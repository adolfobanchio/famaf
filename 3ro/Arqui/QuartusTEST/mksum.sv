==> flow/design.v <==
module mksum (output logic [15:0] c,
input logic reset, clk ) ;
logic [15:0] a, a_next, b, b_next ;
always_ff@(posedge clk)
begin
a <= a_next ;
b <= b_next ;
c <= a_next + b_next ;
end
always_comb
begin
if ( reset )
begin
a_next = '0 ;
b_next = '0 ;
end else begin
a_next = a + 16'd113 ;
b_next = b + 16'd127 ;
end
end
endmodule
# --- Tool chain data of mksum ---
# The steps from the RTL of mksum to its reports follow in flow order.
# Lines are those of the file above, counted from 1.
# Operators carry their Yosys type and port widths (W data, S select, Z words).
# Cell names lack the library's common part.
design:
  design: "mksum"
  clk_port: "clk"
  lib: "sky130hd"
  corner: "tt_025C_1v80"

# --- Word-level counts ---
# Counts by Yosys on the flattened word-level netlist (proc, flatten, opt, wreduce; memories kept). Register bits leave out memories and registers merged into their read ports (data or address); mux counts leave out enables and synchronous resets folded into registers. Print and check cells are left out. Cells with the same type and inputs are merged into one.
op_classes:
  n_addsub: 3
  multipliers: 0
  div: 0
  n_cmp: 0
  eq_ne: 0
  shift: 0
  muxes: 2
  logic: 0
  reduce_and_logical: 0
ops:
  columns: ["operator", "n"]
  rows:
  - ["$add A16 B7 Y16 const B", 2]
  - ["$mux W16", 2]
  - ["$add A16 B16 Y16", 1]
bits:
  regBits: 48
  latch_bits: 0
  ramBits: 0
  rom_bits: 0
  clocked_rd_ports_x_width: 0
  memories: 0
  in_bits: 2
  out_inout_bits: 16
  word_cells: 8

# --- Logic depth ---
# Depth = most cells in a row (Yosys ltp): at word level without a register or memory, in the mapped netlist without a sequential cell, where the memories' decode and read muxes count.
logic_depth:
  ltp_word: 3
  abc_area: 0
  depth_mapped: 14
  depth_no_buf: 14

# --- Mapped cells and area ---
# The flow's flattened synthesis, as Yosys stat reports it; memories are mapped. The netlist is that of the ABC_AREA named above (0 if unset); the other value can give another one.
mapped:
  cell_count: 268
  yosys_area_mm2: 0.0024336
  flip_flops: 48
  buf_cells: 5
by_type:
  columns: ["cell", "n", "type_area_um2"]
  rows:
  - ["dfxtp_1", 48, 960.922]
  - ["ha_1", 17, 212.704]
  - ["xor2_1", 16, 140.134]
  - ["xnor2_1", 15, 131.376]
  - ["nor2_1", 34, 127.622]
  - ["a21oi_1", 21, 105.101]
  - ["nand2_1", 17, 63.811]
  - ["nand3_1", 12, 60.058]
  - ["inv_1", 13, 48.797]
  - ["nor3_1", 9, 45.043]
  - ["o21ai_0", 7, 35.034]
  - ["clkbuf_8", 2, 27.526]
  - ["nand4_1", 4, 25.024]
  - ["or3_1", 4, 25.024]
  - ["o31ai_1", 3, 22.522]
  - ["fa_1", 1, 20.019]
  - ["mux2i_1", 2, 20.019]
  - ["and3_1", 3, 18.768]
# Not listed: further types 33, cells in them 40.

# --- Path before layout ---
# OpenSTA on the mapped netlist: ideal clock, no wires. The path of least setup slack (recovery checks aside). Input and output delay are each 20% of the period. Register names are those of the netlist, which keeps one name where synthesis merged equal registers.
synth_timing:
  kind: "reg-to-reg"
  start: "register b[0]"
  end: "register c[14]"
  clock_period_ns: 2.76
  t_first_pin_ns: 0.000
  arrival_time_ns: 2.866
  setup_slack_ns: -0.227
  delay_ns: 2.987
  driving_pins: 15
  n_path_buf: 0
  period_less_setup_slack_ns: 2.987
# "delay_ns" = arrival - input delay + setup time.
# "driving_pins" counts driving pins, that of a launching flip-flop among them; a cell with two outputs on the path counts twice.
# "period_less_setup_slack_ns" = period - worst setup slack (recovery checks aside). The figure is calculated, with input and output delays left at 20% of the set period.
# The rows between start and end are the longest chain of elaborated cells between them; the timing report does not say that the signal goes this way. Where chains are equally long, one stands for them.
# A line is the first line of the expression or statement that the cell stems from. Yosys adds cells for indexed reads and writes and turns some case tables into memories.
synth_via:
  cell_sequence: "dfxtp_1 > inv_1 > ha_1 > or3b_4 > or4_4 > nor2b_4 > xnor2_1 > nor2_1 > ha_1 > inv_1 > o22ai_1 > nor3_1 > a21oi_1 > mux2i_1 > nand2_1"
  elab_chain_len: 3
  cone_cells: 3
  cone_lines: 3
  classes_between: "2 x add/sub; 1 x mux"
synth_rtl:
  columns: ["item", "line", "rtl"]
  rows:
  - ["from (decl)", 3, "logic [15:0] a, a_next, b, b_next ;"]
  - ["from (assign)", 7, "b <= b_next ;"]
  - ["$add A16 B7 Y16", 18, "b_next = b + 16'd127 ;"]
  - ["$mux W16", 12, "if ( reset )"]
  - ["$add A16 B16 Y16", 8, "c <= a_next + b_next ;"]
  - ["to (assign)", 8, null]
  - ["to (decl)", 1, "module mksum (output logic [15:0] c,"]
# Some nets on the timed path still bear RTL names; the line given drives or declares the net.
synth_nets:
  columns: ["net", "line"]
  rows:
  - ["b_next[10]", 12]

# --- Timing after layout ---
# From the final timing report of run 2: the path of least setup slack in the routed layout; clock arrival at registers is part of the times.
layout_timing:
  kind: "reg-to-reg"
  start: "register b[0]"
  end: "register c[14]"
  clock_period_ns: 3.69
  t_first_pin_ns: 0.29
  arrival_time_ns: 3.49
  setup_slack_ns: 0.39
  driving_pins: 15
  n_path_buf: 0
# The rows between start and end are the longest chain of elaborated cells between them; the timing report does not say that the signal goes this way. Where chains are equally long, one stands for them.
layout_via:
  cell_sequence: "dfxtp_1 > inv_1 > ha_1 > or3b_4 > or4_4 > nor2b_4 > xnor2_1 > nor2_1 > ha_1 > inv_1 > o22ai_1 > nor3_1 > a21oi_1 > mux2i_1 > nand2_1"
  elab_chain_len: 3
  cone_cells: 3
  cone_lines: 3
  classes_between: "2 x add/sub; 1 x mux"
layout_rtl:
  columns: ["item", "line", "rtl"]
  rows:
  - ["from (decl)", 3, "logic [15:0] a, a_next, b, b_next ;"]
  - ["from (assign)", 7, "b <= b_next ;"]
  - ["$add A16 B7 Y16", 18, "b_next = b + 16'd127 ;"]
  - ["$mux W16", 12, "if ( reset )"]
  - ["$add A16 B16 Y16", 8, "c <= a_next + b_next ;"]
  - ["to (assign)", 8, null]
  - ["to (decl)", 1, "module mksum (output logic [15:0] c,"]
# Some nets on the timed path still bear RTL names; the line given drives or declares the net.
layout_nets:
  columns: ["net", "line"]
  rows:
  - ["b_next[10]", 12]

# mksum through Yosys and OpenROAD on sky130hd: 2 stored runs, unordered, with their settings and measured results. The constraints put input and output delay at 20% of the set period each and load the outputs with 0.01 pF.
# "power_total_uw" rests on the timing tool's default activity at the inputs, not on a simulated workload.
runs:
  - name: "run 1"
    settings:
      period_ns: 3.35
      CORE_UTILIZATION: 70
      PLACE_DENSITY: 0.59
      CORE_ASPECT_RATIO: 1.78
      CELL_PAD_IN_SITES_DETAIL_PLACEMENT: 2
      ABC_AREA: 1
      CAP_MARGIN: 20
      CORE_MARGIN: 2
      SLEW_MARGIN: 20
    outcome: "incomplete, placement halted on DPL-0033"
  - name: "run 2"
    settings:
      period_ns: 3.69
      CORE_UTILIZATION: 45
      SETUP_SLACK_MARGIN: 0.1
      CORE_MARGIN: 2
      TNS_END_PERCENT: 30
      CAP_MARGIN: 20
      SLEW_MARGIN: 20
    results:
      timing.hold.ws_ns: 0.543
      finish.utilization_frac: 0.533
      worstSetupSlack_ns: 0.391
      power_total_uw: 1357
      finalCellArea_mm2: 0.0027576
      yosys.chip_area_mm2: 0.0024336
      setup_tns_ns: 0.000
      total_die_area_mm2: 0.0060124
